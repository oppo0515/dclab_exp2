==> flow/design.v <==
module Proj2(
	clk,
	reset,
	ready,
	we,
	oe,
	start,
	reg_sel,
	addr,
	data_i,
	data_o
);
	input        clk;
	input        reset;
	output       ready;
	input        we;
	input        oe;
	input        start;
	input  [1:0] reg_sel;
	input  [4:0] addr;
	input  [7:0] data_i;
	output [7:0] data_o;
	reg          ready;
	reg    [7:0] data_o;
	reg  [255:0] a_0;
	reg  [255:0] a_1;
	reg  [255:0] a_2;
	reg  [255:0] a_3;
	reg  [255:0] a_0_next;
	reg  [255:0] a_1_next;
	reg  [255:0] a_2_next;
	reg  [255:0] a_3_next;
	reg          ready_next;
	wire   [7:0] addr_start;
	wire   [7:0] addr_end;
	wire         done;
	wire [255:0] a_0_result;
	assign addr_start = {addr, 3'b000};
	assign addr_end   = {addr, 3'b111};
	always @(*)begin
		a_0_next = a_0;
		a_1_next = a_1;
		a_2_next = a_2;
		a_3_next = a_3;
		data_o   = 8'b0;
		ready_next = ready;
		if(!ready) begin
			if(we) begin
				case(reg_sel)
					2'b00:	case(addr)
								5'd0:a_0_next[7:0] = data_i;
								5'd1:a_0_next[15:8] = data_i;
								5'd2:a_0_next[23:16] = data_i;
								5'd3:a_0_next[31:24] = data_i;
								5'd4:a_0_next[39:32] = data_i;
								5'd5:a_0_next[47:40] = data_i;
								5'd6:a_0_next[55:48] = data_i;
								5'd7:a_0_next[63:56] = data_i;
								5'd8:a_0_next[71:64] = data_i;
								5'd9:a_0_next[79:72] = data_i;
								5'd10:a_0_next[87:80] = data_i;
								5'd11:a_0_next[95:88] = data_i;
								5'd12:a_0_next[103:96] = data_i;
								5'd13:a_0_next[111:104] = data_i;
								5'd14:a_0_next[119:112] = data_i;
								5'd15:a_0_next[127:120] = data_i;
								5'd16:a_0_next[135:128] = data_i;
								5'd17:a_0_next[143:136] = data_i;
								5'd18:a_0_next[151:144] = data_i;
								5'd19:a_0_next[159:152] = data_i;
								5'd20:a_0_next[167:160] = data_i;
								5'd21:a_0_next[175:168] = data_i;
								5'd22:a_0_next[183:176] = data_i;
								5'd23:a_0_next[191:184] = data_i;
								5'd24:a_0_next[199:192] = data_i;
								5'd25:a_0_next[207:200] = data_i;
								5'd26:a_0_next[215:208] = data_i;
								5'd27:a_0_next[223:216] = data_i;
								5'd28:a_0_next[231:224] = data_i;
								5'd29:a_0_next[239:232] = data_i;
								5'd30:a_0_next[247:240] = data_i;
								5'd31:a_0_next[255:248] = data_i;
								default:a_0_next = a_0;
							endcase
					2'b01:case(addr)
								5'd0:a_1_next[7:0] = data_i;
								5'd1:a_1_next[15:8] = data_i;
								5'd2:a_1_next[23:16] = data_i;
								5'd3:a_1_next[31:24] = data_i;
								5'd4:a_1_next[39:32] = data_i;
								5'd5:a_1_next[47:40] = data_i;
								5'd6:a_1_next[55:48] = data_i;
								5'd7:a_1_next[63:56] = data_i;
								5'd8:a_1_next[71:64] = data_i;
								5'd9:a_1_next[79:72] = data_i;
								5'd10:a_1_next[87:80] = data_i;
								5'd11:a_1_next[95:88] = data_i;
								5'd12:a_1_next[103:96] = data_i;
								5'd13:a_1_next[111:104] = data_i;
								5'd14:a_1_next[119:112] = data_i;
								5'd15:a_1_next[127:120] = data_i;
								5'd16:a_1_next[135:128] = data_i;
								5'd17:a_1_next[143:136] = data_i;
								5'd18:a_1_next[151:144] = data_i;
								5'd19:a_1_next[159:152] = data_i;
								5'd20:a_1_next[167:160] = data_i;
								5'd21:a_1_next[175:168] = data_i;
								5'd22:a_1_next[183:176] = data_i;
								5'd23:a_1_next[191:184] = data_i;
								5'd24:a_1_next[199:192] = data_i;
								5'd25:a_1_next[207:200] = data_i;
								5'd26:a_1_next[215:208] = data_i;
								5'd27:a_1_next[223:216] = data_i;
								5'd28:a_1_next[231:224] = data_i;
								5'd29:a_1_next[239:232] = data_i;
								5'd30:a_1_next[247:240] = data_i;
								5'd31:a_1_next[255:248] = data_i;
								default:a_1_next = a_1;
							endcase
					2'b10:case(addr)
								5'd0:a_2_next[7:0] = data_i;
								5'd1:a_2_next[15:8] = data_i;
								5'd2:a_2_next[23:16] = data_i;
								5'd3:a_2_next[31:24] = data_i;
								5'd4:a_2_next[39:32] = data_i;
								5'd5:a_2_next[47:40] = data_i;
								5'd6:a_2_next[55:48] = data_i;
								5'd7:a_2_next[63:56] = data_i;
								5'd8:a_2_next[71:64] = data_i;
								5'd9:a_2_next[79:72] = data_i;
								5'd10:a_2_next[87:80] = data_i;
								5'd11:a_2_next[95:88] = data_i;
								5'd12:a_2_next[103:96] = data_i;
								5'd13:a_2_next[111:104] = data_i;
								5'd14:a_2_next[119:112] = data_i;
								5'd15:a_2_next[127:120] = data_i;
								5'd16:a_2_next[135:128] = data_i;
								5'd17:a_2_next[143:136] = data_i;
								5'd18:a_2_next[151:144] = data_i;
								5'd19:a_2_next[159:152] = data_i;
								5'd20:a_2_next[167:160] = data_i;
								5'd21:a_2_next[175:168] = data_i;
								5'd22:a_2_next[183:176] = data_i;
								5'd23:a_2_next[191:184] = data_i;
								5'd24:a_2_next[199:192] = data_i;
								5'd25:a_2_next[207:200] = data_i;
								5'd26:a_2_next[215:208] = data_i;
								5'd27:a_2_next[223:216] = data_i;
								5'd28:a_2_next[231:224] = data_i;
								5'd29:a_2_next[239:232] = data_i;
								5'd30:a_2_next[247:240] = data_i;
								5'd31:a_2_next[255:248] = data_i;
								default:a_2_next = a_2;
							endcase
					2'b11:case(addr)
								5'd0:a_3_next[7:0] = data_i;
								5'd1:a_3_next[15:8] = data_i;
								5'd2:a_3_next[23:16] = data_i;
								5'd3:a_3_next[31:24] = data_i;
								5'd4:a_3_next[39:32] = data_i;
								5'd5:a_3_next[47:40] = data_i;
								5'd6:a_3_next[55:48] = data_i;
								5'd7:a_3_next[63:56] = data_i;
								5'd8:a_3_next[71:64] = data_i;
								5'd9:a_3_next[79:72] = data_i;
								5'd10:a_3_next[87:80] = data_i;
								5'd11:a_3_next[95:88] = data_i;
								5'd12:a_3_next[103:96] = data_i;
								5'd13:a_3_next[111:104] = data_i;
								5'd14:a_3_next[119:112] = data_i;
								5'd15:a_3_next[127:120] = data_i;
								5'd16:a_3_next[135:128] = data_i;
								5'd17:a_3_next[143:136] = data_i;
								5'd18:a_3_next[151:144] = data_i;
								5'd19:a_3_next[159:152] = data_i;
								5'd20:a_3_next[167:160] = data_i;
								5'd21:a_3_next[175:168] = data_i;
								5'd22:a_3_next[183:176] = data_i;
								5'd23:a_3_next[191:184] = data_i;
								5'd24:a_3_next[199:192] = data_i;
								5'd25:a_3_next[207:200] = data_i;
								5'd26:a_3_next[215:208] = data_i;
								5'd27:a_3_next[223:216] = data_i;
								5'd28:a_3_next[231:224] = data_i;
								5'd29:a_3_next[239:232] = data_i;
								5'd30:a_3_next[247:240] = data_i;
								5'd31:a_3_next[255:248] = data_i;
								default:a_3_next = a_3;
							endcase
					default:a_0_next = a_0;
				endcase
			end
			else if(oe) begin
				case(reg_sel)				
					2'b00:	case(addr)
								5'd0:data_o = a_0_next[7:0];
								5'd1:data_o = a_0_next[15:8];
								5'd2:data_o = a_0_next[23:16];
								5'd3:data_o = a_0_next[31:24];
								5'd4:data_o = a_0_next[39:32];
								5'd5:data_o = a_0_next[47:40];
								5'd6:data_o = a_0_next[55:48];
								5'd7:data_o = a_0_next[63:56];
								5'd8:data_o = a_0_next[71:64];
								5'd9:data_o = a_0_next[79:72];
								5'd10:data_o = a_0_next[87:80];
								5'd11:data_o = a_0_next[95:88];
								5'd12:data_o = a_0_next[103:96];
								5'd13:data_o = a_0_next[111:104];
								5'd14:data_o = a_0_next[119:112];
								5'd15:data_o = a_0_next[127:120];
								5'd16:data_o = a_0_next[135:128];
								5'd17:data_o = a_0_next[143:136];
								5'd18:data_o = a_0_next[151:144];
								5'd19:data_o = a_0_next[159:152];
								5'd20:data_o = a_0_next[167:160];
								5'd21:data_o = a_0_next[175:168];
								5'd22:data_o = a_0_next[183:176];
								5'd23:data_o = a_0_next[191:184];
								5'd24:data_o = a_0_next[199:192];
								5'd25:data_o = a_0_next[207:200];
								5'd26:data_o = a_0_next[215:208];
								5'd27:data_o = a_0_next[223:216];
								5'd28:data_o = a_0_next[231:224];
								5'd29:data_o = a_0_next[239:232];
								5'd30:data_o = a_0_next[247:240];
								5'd31:data_o = a_0_next[255:248];
								default:data_o   = 8'b0;
							endcase
					2'b01:case(addr)
								5'd0:data_o = a_1_next[7:0];
								5'd1:data_o = a_1_next[15:8];
								5'd2:data_o = a_1_next[23:16];
								5'd3:data_o = a_1_next[31:24];
								5'd4:data_o = a_1_next[39:32];
								5'd5:data_o = a_1_next[47:40];
								5'd6:data_o = a_1_next[55:48];
								5'd7:data_o = a_1_next[63:56];
								5'd8:data_o = a_1_next[71:64];
								5'd9:data_o = a_1_next[79:72];
								5'd10:data_o = a_1_next[87:80];
								5'd11:data_o = a_1_next[95:88];
								5'd12:data_o = a_1_next[103:96];
								5'd13:data_o = a_1_next[111:104];
								5'd14:data_o = a_1_next[119:112];
								5'd15:data_o = a_1_next[127:120];
								5'd16:data_o = a_1_next[135:128];
								5'd17:data_o = a_1_next[143:136];
								5'd18:data_o = a_1_next[151:144];
								5'd19:data_o = a_1_next[159:152];
								5'd20:data_o = a_1_next[167:160];
								5'd21:data_o = a_1_next[175:168];
								5'd22:data_o = a_1_next[183:176];
								5'd23:data_o = a_1_next[191:184];
								5'd24:data_o = a_1_next[199:192];
								5'd25:data_o = a_1_next[207:200];
								5'd26:data_o = a_1_next[215:208];
								5'd27:data_o = a_1_next[223:216];
								5'd28:data_o = a_1_next[231:224];
								5'd29:data_o = a_1_next[239:232];
								5'd30:data_o = a_1_next[247:240];
								5'd31:data_o = a_1_next[255:248];
								default:data_o   = 8'b0;
							endcase
					2'b10:case(addr)
								5'd0:data_o = a_2_next[7:0];
								5'd1:data_o = a_2_next[15:8];
								5'd2:data_o = a_2_next[23:16];
								5'd3:data_o = a_2_next[31:24];
								5'd4:data_o = a_2_next[39:32];
								5'd5:data_o = a_2_next[47:40];
								5'd6:data_o = a_2_next[55:48];
								5'd7:data_o = a_2_next[63:56];
								5'd8:data_o = a_2_next[71:64];
								5'd9:data_o = a_2_next[79:72];
								5'd10:data_o = a_2_next[87:80];
								5'd11:data_o = a_2_next[95:88];
								5'd12:data_o = a_2_next[103:96];
								5'd13:data_o = a_2_next[111:104];
								5'd14:data_o = a_2_next[119:112];
								5'd15:data_o = a_2_next[127:120];
								5'd16:data_o = a_2_next[135:128];
								5'd17:data_o = a_2_next[143:136];
								5'd18:data_o = a_2_next[151:144];
								5'd19:data_o = a_2_next[159:152];
								5'd20:data_o = a_2_next[167:160];
								5'd21:data_o = a_2_next[175:168];
								5'd22:data_o = a_2_next[183:176];
								5'd23:data_o = a_2_next[191:184];
								5'd24:data_o = a_2_next[199:192];
								5'd25:data_o = a_2_next[207:200];
								5'd26:data_o = a_2_next[215:208];
								5'd27:data_o = a_2_next[223:216];
								5'd28:data_o = a_2_next[231:224];
								5'd29:data_o = a_2_next[239:232];
								5'd30:data_o = a_2_next[247:240];
								5'd31:data_o = a_2_next[255:248];
								default:data_o   = 8'b0;
							endcase
					2'b11:case(addr)
								5'd0:data_o = a_3_next[7:0];
								5'd1:data_o = a_3_next[15:8];
								5'd2:data_o = a_3_next[23:16];
								5'd3:data_o = a_3_next[31:24];
								5'd4:data_o = a_3_next[39:32];
								5'd5:data_o = a_3_next[47:40];
								5'd6:data_o = a_3_next[55:48];
								5'd7:data_o = a_3_next[63:56];
								5'd8:data_o = a_3_next[71:64];
								5'd9:data_o = a_3_next[79:72];
								5'd10:data_o = a_3_next[87:80];
								5'd11:data_o = a_3_next[95:88];
								5'd12:data_o = a_3_next[103:96];
								5'd13:data_o = a_3_next[111:104];
								5'd14:data_o = a_3_next[119:112];
								5'd15:data_o = a_3_next[127:120];
								5'd16:data_o = a_3_next[135:128];
								5'd17:data_o = a_3_next[143:136];
								5'd18:data_o = a_3_next[151:144];
								5'd19:data_o = a_3_next[159:152];
								5'd20:data_o = a_3_next[167:160];
								5'd21:data_o = a_3_next[175:168];
								5'd22:data_o = a_3_next[183:176];
								5'd23:data_o = a_3_next[191:184];
								5'd24:data_o = a_3_next[199:192];
								5'd25:data_o = a_3_next[207:200];
								5'd26:data_o = a_3_next[215:208];
								5'd27:data_o = a_3_next[223:216];
								5'd28:data_o = a_3_next[231:224];
								5'd29:data_o = a_3_next[239:232];
								5'd30:data_o = a_3_next[247:240];
								5'd31:data_o = a_3_next[255:248];
								default:data_o   = 8'b0;
							endcase
					default:data_o = 8'b0;
				endcase
			end
			else if(!start)
				ready_next = 1'b1;
			else
				ready_next = ready;
		end
		else if (done) begin
				ready_next = 1'b0;
				a_0_next = a_0_result;
			end
		else
			ready_next = ready;	
	end
	always@(posedge clk or negedge reset) begin
		if(!reset) begin
			a_0 = 256'b0;
			a_1 = 256'b0;
			a_2 = 256'b0;
			a_3 = 256'b0;
			ready = 1'b0;
		end
		else begin
			a_0 = a_0_next;
			a_1 = a_1_next;
			a_2 = a_2_next;
			a_3 = a_3_next;
			ready = ready_next;
		end
	end
endmodule
Step by step through the tools: Proj2
The steps from the RTL of Proj2 to its reports follow in flow order.
Lines are those of the file above, counted from 1.
Operators: Yosys type, input widths -> output width; for muxes data width and select width s.
The mark n/a stands for no value.

set-up
  design top = Proj2
  clock input = clk
  standard-cell library = sky130hd
  timing corner = tt_025C_1v80

Elaborated design
Counts by Yosys on the flattened word-level netlist (proc, flatten, opt, wreduce; memories kept). Register bits leave out memories and registers merged into their read ports (data or address). Print and check cells are left out. Cells with the same type and inputs are merged into one.

cells by class
  equal/unequal tests = 164
  muxes and demuxes = 52
  bitwise gates (word level) = 4
  reduce/logical cells = 167

operators by type and width
  cell                count
  $mux 256            7
  $pmux 8 s32         4
  $reduce_or 31->1    32
  $reduce_and 4->1    128
  $mux 8              35
  $ne 2x2->1 const B  96
  $ne 3x3->1 const B  32
  $eq 5x5->1 const B  16
  $eq 5x4->1 const B  8
  $pmux 8 s4          1
  $eq 5x3->1 const B  4
  $reduce_or 3->1     4
  $eq 5x2->1 const B  2
  $eq 5x1->1 const B  1
  $logic_not 5->1     1
  $mux 1              5
  $not 1->1           4
  $ne 2x1->1 const B  2
  $eq 2x2->1 const B  2
  $eq 2x1->1 const B  1
  $logic_not 2->1     1
  $reduce_bool 2->1   1

bit counts
  register bits = 1025

Logic depth
Depth = most cells in a row (Yosys ltp): at word level without a register or memory, in the mapped netlist without a sequential cell, where the memories' decode and read muxes count.

depth
  word-level depth = 6
  ABC_AREA = 0
  gate-level depth with buffers = 11

Synthesis result
Yosys stat after the flow's synthesis: flattened, memories mapped to cells. It holds for the ABC_AREA given above (unset counts as 0); a run with the other value may have another netlist.
Totals and module areas in this step are rounded.

synthesis totals
  cell count = 3389
  mapped area = 45360 µm²
  sequential area = 25650 µm²
  flip-flop cells = 1025
  buffer cells = 256

cells by type
  cell                       count
  sky130_fd_sc_hd__dfrtp_1   1025
  sky130_fd_sc_hd__mux2_2    1035
  sky130_fd_sc_hd__a22oi_1   350
  sky130_fd_sc_hd__nand2_1   169
  sky130_fd_sc_hd__clkbuf_1  153
  sky130_fd_sc_hd__nand4_1   63
  sky130_fd_sc_hd__buf_2     74
  sky130_fd_sc_hd__nor2_1    80
  sky130_fd_sc_hd__a22o_1    34
  sky130_fd_sc_hd__and3_1    35
  sky130_fd_sc_hd__mux2i_1   19
  sky130_fd_sc_hd__a222oi_1  17
  sky130_fd_sc_hd__a21oi_1   29
  sky130_fd_sc_hd__o21ai_0   28
  sky130_fd_sc_hd__nor2_2    22
  sky130_fd_sc_hd__nor4_1    22
  sky130_fd_sc_hd__nand3_1   27
  sky130_fd_sc_hd__buf_4     17

Other cell types: 53; their cells: 190.

Timing after synthesis
OpenSTA on the mapped netlist: ideal clock, no wires. The path of least setup slack (recovery checks aside). Input and output delay are each 20% of the period. Register names are those of the netlist, which keeps one name where synthesis merged equal registers.

timing path post-synthesis
  path type = input -> output
  start point = input port addr[2]
  end point = output port data_o[7]
  period = 2.98 ns
  input delay = 0.596 ns
  time at the first pin = 0.596 ns
  arrival time = 2.441 ns
  required time = 2.384 ns
  path slack = -0.057 ns
  path delay = 1.845 ns
  stages on the path = 10
  period reached after synthesis = 3.037 ns

"path delay" is the arrival time less input delay plus setup time.
A path that ends at an output port has no setup time.
"stages on the path": output pins that drive a net of the path, with the launching flip-flop's if there is one; two outputs of one cell count as two.
"period reached after synthesis" = period - worst setup slack (recovery checks aside). The figure is calculated, with input and output delays left at 20% of the set period.
Between the ends stands the longest chain of elaborated cells between them, by number of cells; it is not shown to be the way that was timed. Of several equally long chains one is given.
Each line given opens the expression or statement behind the cell; cells for indexed reads and writes are added by Yosys, which also makes memories of some case tables.

on the way, post-synthesis
  path through = sky130_fd_sc_hd__buf_4 > sky130_fd_sc_hd__or3b_1 > sky130_fd_sc_hd__buf_4 > sky130_fd_sc_hd__nor2_8 > sky130_fd_sc_hd__buf_6 > sky130_fd_sc_hd__a22oi_1 > sky130_fd_sc_hd__nand4_1 > sky130_fd_sc_hd__nor4_1 > sky130_fd_sc_hd__o32a_1 > sky130_fd_sc_hd__a211oi_1
  length of the longest elaborated chain = 6
  elaborated cells on any way between the ends = 40
  those cells by class = eq/ne: 31; mux: 8; reduce/logical: 1

ends and longest elaborated chain, post-synthesis
  element          line  source
  start, declared  20    input [4:0] addr;
  $eq 5x5->1       300   2'b11:case(addr)
  $pmux 8 s32      300
  $pmux 8 s4       194   case(reg_sel)
  $mux 8           193   else if(oe) begin
  $mux 8           48    if(we) begin
  $mux 8           47    if(!ready) begin
  end, declared    22    output [7:0] data_o;

Worst path after layout
From the final timing report of stored run 1: the path of least setup slack in the routed layout; clock arrival at registers is part of the times.

timing path after layout
  path type = input -> output
  start point = input port addr[4]
  end point = output port data_o[7]
  period = 3.26 ns
  input delay = 0.65 ns
  time at the first pin = 0.65 ns
  arrival time = 3.52 ns
  required time = 2.61 ns
  path slack = -0.91 ns
  stages on the path = 13

Between the ends stands the longest chain of elaborated cells between them, by number of cells; it is not shown to be the way that was timed. Of several equally long chains one is given.

on the way, after layout
  path through = sky130_fd_sc_hd__buf_8 > sky130_fd_sc_hd__buf_8 > sky130_fd_sc_hd__or3_4 > sky130_fd_sc_hd__buf_12 > sky130_fd_sc_hd__nor2_4 > sky130_fd_sc_hd__buf_12 > sky130_fd_sc_hd__buf_8 > sky130_fd_sc_hd__buf_12 > sky130_fd_sc_hd__a222oi_1 > sky130_fd_sc_hd__o2111ai_2 > sky130_fd_sc_hd__o31ai_2 > sky130_fd_sc_hd__a211oi_2 > sky130_fd_sc_hd__buf_2
  length of the longest elaborated chain = 6
  elaborated cells on any way between the ends = 40
  those cells by class = eq/ne: 31; mux: 8; reduce/logical: 1

ends and longest elaborated chain, after layout
  element          line  source
  start, declared  20    input [4:0] addr;
  $eq 5x5->1       300   2'b11:case(addr)
  $pmux 8 s32      300
  $pmux 8 s4       194   case(reg_sel)
  $mux 8           193   else if(oe) begin
  $mux 8           48    if(we) begin
  $mux 8           47    if(!ready) begin
  end, declared    22    output [7:0] data_o;

FLOW RESULTS
============

Flow measurements of Proj2 on sky130hd: 2 stored runs with different settings, listed in no order. Input and output delays are each 20% of the period that was set; the output load is 0.01 pF.
"achieved clock period": clock period set for the run, less the worst setup slack. It is reckoned from that one timing run; input and output delays stay at 20% of the period that was set.
"critical setup path time" is the time allowed to the run's worst setup path (the clock period less input and output delay, where it has them) less its slack. Clock arrival times count: a late capture clock shortens it, a late launch clock lengthens it.
"total design power" rests on the timing tool's default activity at the inputs, not on a simulated workload.
Values from the reports are rounded here.
Among the settings, -- means not set for that run.

name                                       stored run 1     stored run 2
period_ns                                  3.26             2.66
CORE_UTILIZATION                           29               30
SETUP_SLACK_MARGIN                         0.42             0.71
PLACE_DENSITY_LB_ADDON                     0.03             0.14
CORE_MARGIN                                6                2
CELL_PAD_IN_SITES_GLOBAL_PLACEMENT         3                3
ABC_AREA                                   0                --
GPL_TIMING_DRIVEN                          0                --
GPL_ROUTABILITY_DRIVEN                     0                --
CTS_CLUSTER_DIAMETER                       131              342
SLEW_MARGIN                                40               20
MIN_ROUTING_LAYER                          met1             met1
CAP_MARGIN                                 20               20
CELL_PAD_IN_SITES_DETAIL_PLACEMENT         --               1
TNS_END_PERCENT                            --               30
CTS_CLUSTER_SIZE                           --               72
MAX_ROUTING_LAYER                          --               met5
achieved clock period (ns)                 4.170            3.796
chip area in the Yosys report (µm²)        45360            45360
total negative slack on setup checks (ns)  -6.425           -8.232
utilization after routing                  0.39             0.396
total design power (mW)                    32.55            27.59
standard-cell area after layout (µm²)      60280            59330
critical setup path time (ns)              2.87             2.73
kind of the worst setup path               input -> output  input -> output
setup slack of the worst path (ns)         -0.910           -1.136
worst hold slack after layout (ns)         0.421            0.212
overall die area (µm²)                     166100           154300
